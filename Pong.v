==> flow/design.v <==
`timescale 1ns / 1ps
module mainClock(
    output reg Vsync,  
    output reg Hsync,  
    output reg [2:0] Rcolor,  
    output reg [2:0] Gcolor,  
    output reg [1:0] Bcolor,  
    output reg [3:0] lScore,  
    output reg [3:0] rScore,  
    output reg [1:0] winner,  
    output reg speakerOut,  
    input FPGAclk,  
    input reset,  
    input startGame,  
    input setColor,  
    input setSpeed,  
    input [2:0] Rinput,  
    input [2:0] Ginput,  
    input [1:0] Binput,  
    input encoderLA,  
    input encoderLB,  
    input encoderRA,  
    input encoderRB  
    );
    reg display;
    reg clockCount;
    reg [10:0] Hcount;
    reg [18:0] Vcount;
    reg [9:0] VpixelCount;
    reg [9:0] HpixelCount;
    reg [10:0] LpaddleTLH;
    reg [10:0] LpaddleHeight;
    reg [18:0] LpaddleTLV;
    reg [18:0] LpaddleWidth;
    reg [10:0] RpaddleTLH;
    reg [10:0] RpaddleHeight;
    reg [18:0] RpaddleTLV;
    reg [18:0] RpaddleWidth;
    reg [10:0] ballTLH;
    reg [10:0] ballHeight;
    reg [18:0] ballTLV;
    reg [18:0] ballWidth;
    reg [3:0] ballVspeed;
    reg [3:0] ballHspeed;
    reg ballMovingRight;
    reg ballMovingDown;
    reg [4:0] ballOffset;  
    reg [7:0] gameSpeed;
    reg [7:0] gameCount;
    reg [2:0] Rmem;
    reg [2:0] Gmem;
    reg [1:0] Bmem;
    reg [11:0] screenWidth;
    reg [11:0] screenHeight;
    reg [1:0] gameState;
    reg [26:0] pauseCount;
    reg prevRA;
    reg prevLA;
    reg playTone;
    reg [16:0] toneFrq;
    parameter toneFrqMax=62000;  
    parameter toneLength=12400000;  
    always@(posedge FPGAclk or posedge reset)
    begin
        if(reset) begin
            Vcount = 0;
            Hcount = 0;
            Vsync = 1;
            Hsync = 1;
            display = 0;
            VpixelCount = 0;
            HpixelCount = 0;
            clockCount = 0;
            ballOffset = 25;
            Rcolor = 0;
            Rmem = 0;
            Gcolor = 0;
            Gmem = 0;
            Bcolor = 0;
            Bmem = 0;
            LpaddleWidth = 20;
            LpaddleHeight = 100;
            LpaddleTLH = 20;
            LpaddleTLV = 190;
            RpaddleWidth = 20;
            RpaddleHeight = 100;
            RpaddleTLH = 600;
            RpaddleTLV = 190;
            ballTLH = 310;
            ballHeight = 20;
            ballTLV = 230;
            ballWidth = 20;
            playTone = 1;
            ballVspeed = 50;
            ballHspeed = 50;
            ballMovingRight = 0;
            ballMovingDown = 0;
            gameState = 0;
            gameSpeed = 128;
            gameCount = 0;
            screenWidth = 639;
            screenHeight = 479;
            lScore = 0;
            rScore = 0;
            pauseCount = 0;
            prevRA = 0;
            prevLA = 0;
            speakerOut = 0;
        end else begin
            if(playTone == 1) begin
                if(pauseCount < toneLength) begin
                    if(toneFrq == toneFrqMax) begin
                        speakerOut = ~speakerOut;
                        toneFrq = 0;
                    end else begin
                        toneFrq = toneFrq + 1;
                    end
                    pauseCount = pauseCount + 1;   
                end else begin
                    pauseCount = 0;
                    playTone = 0;
                end
            end
            if(prevRA != encoderRA) begin
                if(gameState != 0 && prevRA == 0) begin
                    if(encoderRB == 1) begin
                        if(RpaddleTLV > (16 - gameSpeed/16)) begin
                            RpaddleTLV = RpaddleTLV - (16 - gameSpeed/16) - 1;
                        end
                    end else begin
                        if(RpaddleTLV + RpaddleHeight < screenHeight - ballOffset - (16 - gameSpeed/16)) begin
                            RpaddleTLV = RpaddleTLV + (16 - gameSpeed/16) + 1;
                        end
                    end
                end
                prevRA = encoderRA;
            end
            if(prevLA != encoderLA) begin
                if(gameState != 0 && prevLA == 0) begin
                    if(encoderLB == 1) begin
                        if(LpaddleTLV > (16 - gameSpeed/16)) begin
                            LpaddleTLV = LpaddleTLV - (16-gameSpeed/16) - 1;
                        end
                    end else begin
                        if(LpaddleTLV + LpaddleHeight < screenHeight - ballOffset - (16-gameSpeed/16)) begin
                            LpaddleTLV = LpaddleTLV + (16 - gameSpeed/16) + 1;
                        end
                    end
                end
                prevLA = encoderLA;
            end
            if(clockCount == 0) begin
                if(display == 1) begin
                if(setColor == 1) begin
                    Rmem=Rinput;
                    Gmem=Ginput;
                    Bmem=Binput;
                end
                if(setSpeed == 1) begin
                    gameSpeed[7:5] = Rinput;
                    gameSpeed[4:2] = Ginput;
                    gameSpeed[1:0] = Binput;
                end
                if (((HpixelCount > RpaddleTLH
                        && HpixelCount < (RpaddleTLH+RpaddleWidth)
                        && (((VpixelCount-15) > RpaddleTLV))
                        && (VpixelCount-15) < (RpaddleTLV+RpaddleHeight)))
                        || (((HpixelCount > LpaddleTLH)
                        && (HpixelCount < (LpaddleTLH+LpaddleWidth))))
                        && (((VpixelCount-15) > LpaddleTLV)
                        && ((VpixelCount-15) < (LpaddleTLV+LpaddleHeight)))
                        || (((HpixelCount > ballTLH)
                        && (HpixelCount < (ballTLH+ballWidth))))
                        && (((VpixelCount-15) > ballTLV)
                        && ((VpixelCount-15) < (ballTLV+ballHeight)))) begin
                    Rcolor = ~Rmem;
                    Gcolor = ~Gmem;
                    Bcolor = ~Bmem;
                end else begin
                    Rcolor = Rmem;
                    Gcolor = Gmem;
                    Bcolor = Bmem;
                end
                case(gameState)
                    0:  
                    begin  
                        if(startGame == 1) begin
                            gameState = 1;
                        end
                    end
                    1:  
                    begin
                        if(HpixelCount == 0 && VpixelCount == 0) begin
                            if(gameCount == gameSpeed || gameCount > gameSpeed) begin
                                gameCount=0;
                                if(ballMovingRight==1) begin
                                    if((ballTLH + ballWidth) > screenWidth) begin
                                        if(lScore == 9) begin
                                            gameState = 3;
                                            winner = 1;
                                            pauseCount = 0;
                                        end else begin
                                            lScore = lScore + 1;
                                            gameState = 2;
                                            winner = 0;
                                        end
                                        ballMovingRight = 0;
                                        ballTLH = (screenWidth - ballWidth);
                                        ballTLH = 310;
                                        ballTLV = 230;
                                    end
                                    else if((ballTLH+ballWidth)>RpaddleTLH
                                            && (ballTLH+ballWidth)<(RpaddleTLH+RpaddleWidth)
                                            && ballTLV<(RpaddleTLV+RpaddleHeight)
                                            && (ballTLV+ballHeight)>RpaddleTLV) begin
                                        ballMovingRight = 0;
                                        playTone = 1;
                                    end else begin
                                        ballTLH = (ballTLH + ballHspeed);
                                    end
                                end else begin
                                    if(ballTLH < ballHspeed) begin
                                        if(rScore == 9)  begin
                                            gameState = 3;
                                            pauseCount = 0;
                                            winner = 2;
                                        end else begin
                                            rScore = rScore + 1;
                                            gameState = 2;
                                            winner = 0;
                                        end
                                        ballMovingRight = 1;
                                        ballTLH = 310;
                                        ballTLV = 230;
                                    end else if(ballTLH < (LpaddleTLH + LpaddleWidth)
                                                && ballTLH>LpaddleTLH
                                                && ballTLV<(LpaddleTLV+LpaddleHeight)
                                                && (ballTLV+ballHeight)>LpaddleTLV) begin
                                        ballMovingRight = 1;
                                        playTone = 1;
                                    end else begin
                                        ballTLH = (ballTLH - ballHspeed);
                                    end
                                end
                                if(ballMovingDown == 1) begin
                                    if((ballTLV + ballHeight + ballOffset) > screenHeight) begin
                                        ballMovingDown=0;
                                        ballTLV = (screenHeight - ballHeight - ballOffset);
                                    end else begin
                                        ballTLV = (ballTLV + ballVspeed);
                                    end
                                end else begin
                                    if(ballTLV < ballVspeed) begin
                                        ballMovingDown = 1;
                                        ballTLV = 0;
                                    end else begin
                                        ballTLV = (ballTLV - ballVspeed);
                                    end
                                end
                            end else begin
                                gameCount = gameCount + 1;
                            end
                        end
                    end
                    2:  
                    begin
                        if(pauseCount == 33554431) begin
                            pauseCount = 0;
                            gameState = 1;
                        end else begin
                            pauseCount = pauseCount + 1;
                        end
                    end
                    3:  
                    begin
                        if(startGame == 1) begin
                            rScore = 0;
                            lScore = 0;
                            gameState = 1;
                            winner = 0;
                        end else begin
                            case(winner)
                                0:
                                begin
                                    winner=3;
                                end
                                1:
                                begin
                                    if(pauseCount < 1250000) begin
                                        lScore = 9;
                                    end else begin
                                        lScore = 15;
                                    end
                                end
                                2:
                                begin
                                    if(pauseCount < 1250000) begin
                                        rScore = 9;
                                    end else begin
                                        rScore = 15;
                                    end
                                end
                                3:
                                begin
                                end
                            endcase
                            if(pauseCount > 2500000) begin
                                pauseCount = 0;
                            end else begin
                                pauseCount = pauseCount + 1;
                            end
                        end
                    end
                endcase
                if(HpixelCount == 639) begin
                    HpixelCount = 0;
                    if(VpixelCount == 479) begin
                        VpixelCount = 0;
                    end else begin
                        VpixelCount = VpixelCount + 1;
                    end
                end else begin
                    HpixelCount = HpixelCount + 1;
                end
            end else begin
                Rcolor = 0;
                Gcolor = 0;
                Bcolor = 0;
            end
                if(Hcount==0) begin
                    Hsync = 0;
                end else if(Hcount==95) begin
                    Hsync=1;
                end
                else if(Hcount==143) begin
                    display = 1;
                    HpixelCount = 0;
                end else if(Hcount == 783) begin
                    display = 0;
                end
                Hcount = Hcount + 1;
                if(Hcount == 800) begin
                    Hcount = 0;
                end
                if(Vcount == 0) begin
                    Vsync = 0;
                end else if(Vcount==1600) begin
                    Vsync = 1;
                    VpixelCount = 0;
                end
                Vcount = Vcount + 1;
                if(Vcount == 416800) begin
                    Vcount = 0;
                end
                clockCount = ~clockCount;
            end else begin
                clockCount = ~clockCount;
            end
        end
    end
endmodule
* Tool chain data of mainClock *
What the tools print for mainClock, step after step.
Lines are those of the file above, counted from 1.
Cell names lack the library's common part.
Not given: -

set-up
  top module = mainClock
  clock input = FPGAclk
  cell library = sky130hd
  timing corner = tt_025C_1v80

* After elaboration *
Yosys after proc, flatten, opt, wreduce and memory -nomap, before mapping. Memory bits, and registers merged into a memory's read port (data or address), are not among the register bits. Print and check cells are not counted.

cells by class
  add/sub/neg operators = 36
  multiply operators = 0
  div/mod/pow operators = 0
  $lt $le $gt $ge = 32
  equality and inequality tests = 38
  shift operators = 0
  mux-type cells = 155
  bitwise operators = 12
  reductions and logical operators = 50

operators by type and width
  kind                                                                     number
  19-bit 2-to-1 mux                                                        25
  27-bit 2-to-1 mux                                                        14
  27-bit case mux with 4-bit select                                        1
  10-bit 2-to-1 mux                                                        10
  11-bit 2-to-1 mux                                                        9
  32-bit by 19-bit > comparator with 1-bit output                          3
  32-bit by 20-bit less-than comparator with 1-bit output                  3
  19-bit by 7-bit adder with 20-bit output with constant B                 4
  19-bit by 32-bit > comparator with 1-bit output                          2
  20-bit by 32-bit less-than comparator with 1-bit output                  2
  19-bit by 1-bit adder with 19-bit output with constant B                 3
  19-bit by 5-bit adder with 19-bit output with constant B                 3
  4-bit 2-to-1 mux                                                         14
  27-bit by 1-bit adder with 27-bit output with constant B                 2
  3-bit 2-to-1 mux                                                         17
  2-bit 2-to-1 mux                                                         23
  19-bit by 1-bit subtractor with 19-bit output with constant B            2
  19-bit by 10-bit > comparator with 1-bit output with constant B          2
  19-bit adder                                                             2
  19-bit subtractor                                                        2
  19-bit > comparator                                                      2
  19-bit less-than comparator                                              2
  19-bit by 7-bit adder with 19-bit output with constant B                 2
  1-bit 2-to-1 mux                                                         34
  9-bit by 32-bit subtractor with 32-bit output with constant A            1
  27-bit by 21-bit less-than comparator with 1-bit output with constant B  1
  27-bit by 22-bit > comparator with 1-bit output with constant B          1
  27-bit by 24-bit less-than comparator with 1-bit output with constant B  1

Other operator kinds: 68; their cells: 136.

word-level totals
  register bits = 216
  bits in latches = 0
  memory bits (writable) = 0
  memory bits (read-only) = 0
  word width x clocked read ports = 0
  memory cells = 0
  output and inout port bits = 21
  word-level cells = 355

* Depth *
Yosys ltp: most cells in a row. Word level: on the elaborated netlist, between registers, memories and ports. Mapped: between sequential cells and ports; inverters and the memories' decode and read muxes count.

logic depth
  depth after elaboration = 19
  ABC_AREA = 0
  depth in mapped cells = 32
  mapped depth without buffers = 32

* Netlist *
Source: synth_stat.txt of the flow (Yosys; design flattened, memories mapped). It holds for the ABC_AREA given above (unset counts as 0); a run with the other value may have another netlist.

synthesis totals
  cells in the netlist = 2,754
  cell area after synthesis = 22,391.5 um2
  flip-flops = 215
  buffer cells = 130

cell types
  type      number  total area (um2)
  dfrtp_1   170     4,254.08
  ha_1      269     3.37E+03
  nand2_1   258     968.429
  xnor2_1   104     910.874
  o21ai_0   176     880.845
  nor2_1    220     825.792
  a21oi_1   141     705.677
  dfstp_2   26      683.155
  inv_1     157     589.315
  edfxtp_1  19      570.547
  xor2_1    64      560.538
  nor3_1    100     500.48
  nand4_1   73      456.688
  nand3_1   90      450.432
  a21o_1    59      442.925
  clkbuf_1  92      345.331
  mux2i_1   33      330.317
  o21a_1    44      330.317

Not listed: further types 102, cells in them 659.

* Path before layout *
Path of least setup slack by OpenSTA after synthesis, without wires, with an ideal clock, recovery checks aside; 20% of the period is set as input and as output delay. Where synthesis merged equal registers, the netlist keeps one of their names.

timing after synthesis
  path kind = in2reg
  from = input port reset
  to = register winner[0]
  clock period = 8.63 ns
  time at the first pin = 1.726 ns
  arrival = 6.626 ns
  path slack = 1.658 ns
  path delay = 5.247 ns
  driving pins on the path = 3
  synthesis period reached = 6.972 ns

"path delay" is the arrival time less input delay plus setup time.
"driving pins on the path": output pins that drive a net of the path, with the launching flip-flop's if there is one; two outputs of one cell count as two.
"synthesis period reached" is the clock period less the worst setup slack; recovery checks do not enter. This is arithmetic on one report: input and output delays are still those of the set period (20% each).
Between the ends stands the longest chain of elaborated cells between them, by number of cells; it is not shown to be the way that was timed. Of several equally long chains one is given.
A line is the first line of the expression or statement that the cell stems from. Yosys adds cells for indexed reads and writes and turns some case tables into memories.
At most two assigning lines are given for a register; there are more.

between the ends, after synthesis
  cells stage by stage = inv_1 -> o21ai_0 -> a211oi_1
  cells in the longest elaborated chain = 2

ends and longest elaborated chain, after synthesis
  element              RTL line  source
  start, declared      13        input reset,
  1-bit NOT            -
  9-bit AND reduction  -
  end, assigned        200       winner = 1;
  end, assigned        205       winner = 0;
  end, declared        10        output reg [1:0] winner,

Lab notebook: mainClock

mainClock on sky130hd: 2 stored runs with different settings, listed in no order. Input and output delays are each 20% of the period that was set; the output load is 0.01 pF.

Record 1
==> flow/run.sh <==
#!/bin/bash
# the make line also repeats the synthesis and layout settings of config.mk as NAME=value (left out here)
make -C /OpenROAD-flow-scripts/flow DESIGN_CONFIG=/design/flow/config.mk WORK_HOME=/design/flow/orfs CLKGATE_MAP_FILE= finish
==> flow/config.mk <==
export PLATFORM = sky130hd
export DESIGN_NAME = mainClock
export DESIGN_NICKNAME = mainClock
export VERILOG_FILES = /design/flow/design.v
export SDC_FILE = /design/flow/constraint.sdc
export NUM_CORES = 4
export LEC_CHECK = 0
export CAP_MARGIN = 20
export CELL_PAD_IN_SITES_GLOBAL_PLACEMENT = 2
export CORE_MARGIN = 2
export CORE_UTILIZATION = 56
export CTS_CLUSTER_SIZE = 27
export MAX_ROUTING_LAYER = met5
export PLACE_DENSITY = 0.4
export SETUP_SLACK_MARGIN = -0.06
export SLEW_MARGIN = 20
export TNS_END_PERCENT = 50
==> flow/constraint.sdc <==
create_clock -name core_clock -period 5.84 [get_ports {FPGAclk}]
set_input_delay 1.1680 -clock core_clock [delete_from_list [all_inputs] [get_ports {FPGAclk}]]
set_output_delay 1.1680 -clock core_clock [all_outputs]
set_load 0.01 [all_outputs]

==> results of record 1 <==
did not finish, placement stopped with GPL-0301

Record 2
==> flow/run.sh <==
#!/bin/bash
# the make line also repeats the synthesis and layout settings of config.mk as NAME=value (left out here)
make -C /OpenROAD-flow-scripts/flow DESIGN_CONFIG=/design/flow/config.mk WORK_HOME=/design/flow/orfs CLKGATE_MAP_FILE= finish
==> flow/config.mk <==
export PLATFORM = sky130hd
export DESIGN_NAME = mainClock
export DESIGN_NICKNAME = mainClock
export VERILOG_FILES = /design/flow/design.v
export SDC_FILE = /design/flow/constraint.sdc
export NUM_CORES = 4
export LEC_CHECK = 0
export CAP_MARGIN = 25
export CELL_PAD_IN_SITES_DETAIL_PLACEMENT = 2
export CELL_PAD_IN_SITES_GLOBAL_PLACEMENT = 0
export CORE_MARGIN = 2
export CORE_UTILIZATION = 67
export GPL_ROUTABILITY_DRIVEN = 0
export MAX_ROUTING_LAYER = met5
export SLEW_MARGIN = 20
==> flow/constraint.sdc <==
create_clock -name core_clock -period 5.13 [get_ports {FPGAclk}]
set_input_delay 1.0260 -clock core_clock [delete_from_list [all_inputs] [get_ports {FPGAclk}]]
set_output_delay 1.0260 -clock core_clock [all_outputs]
set_load 0.01 [all_outputs]

==> results of record 2 <==
did not finish, placement stopped with DPL-0033
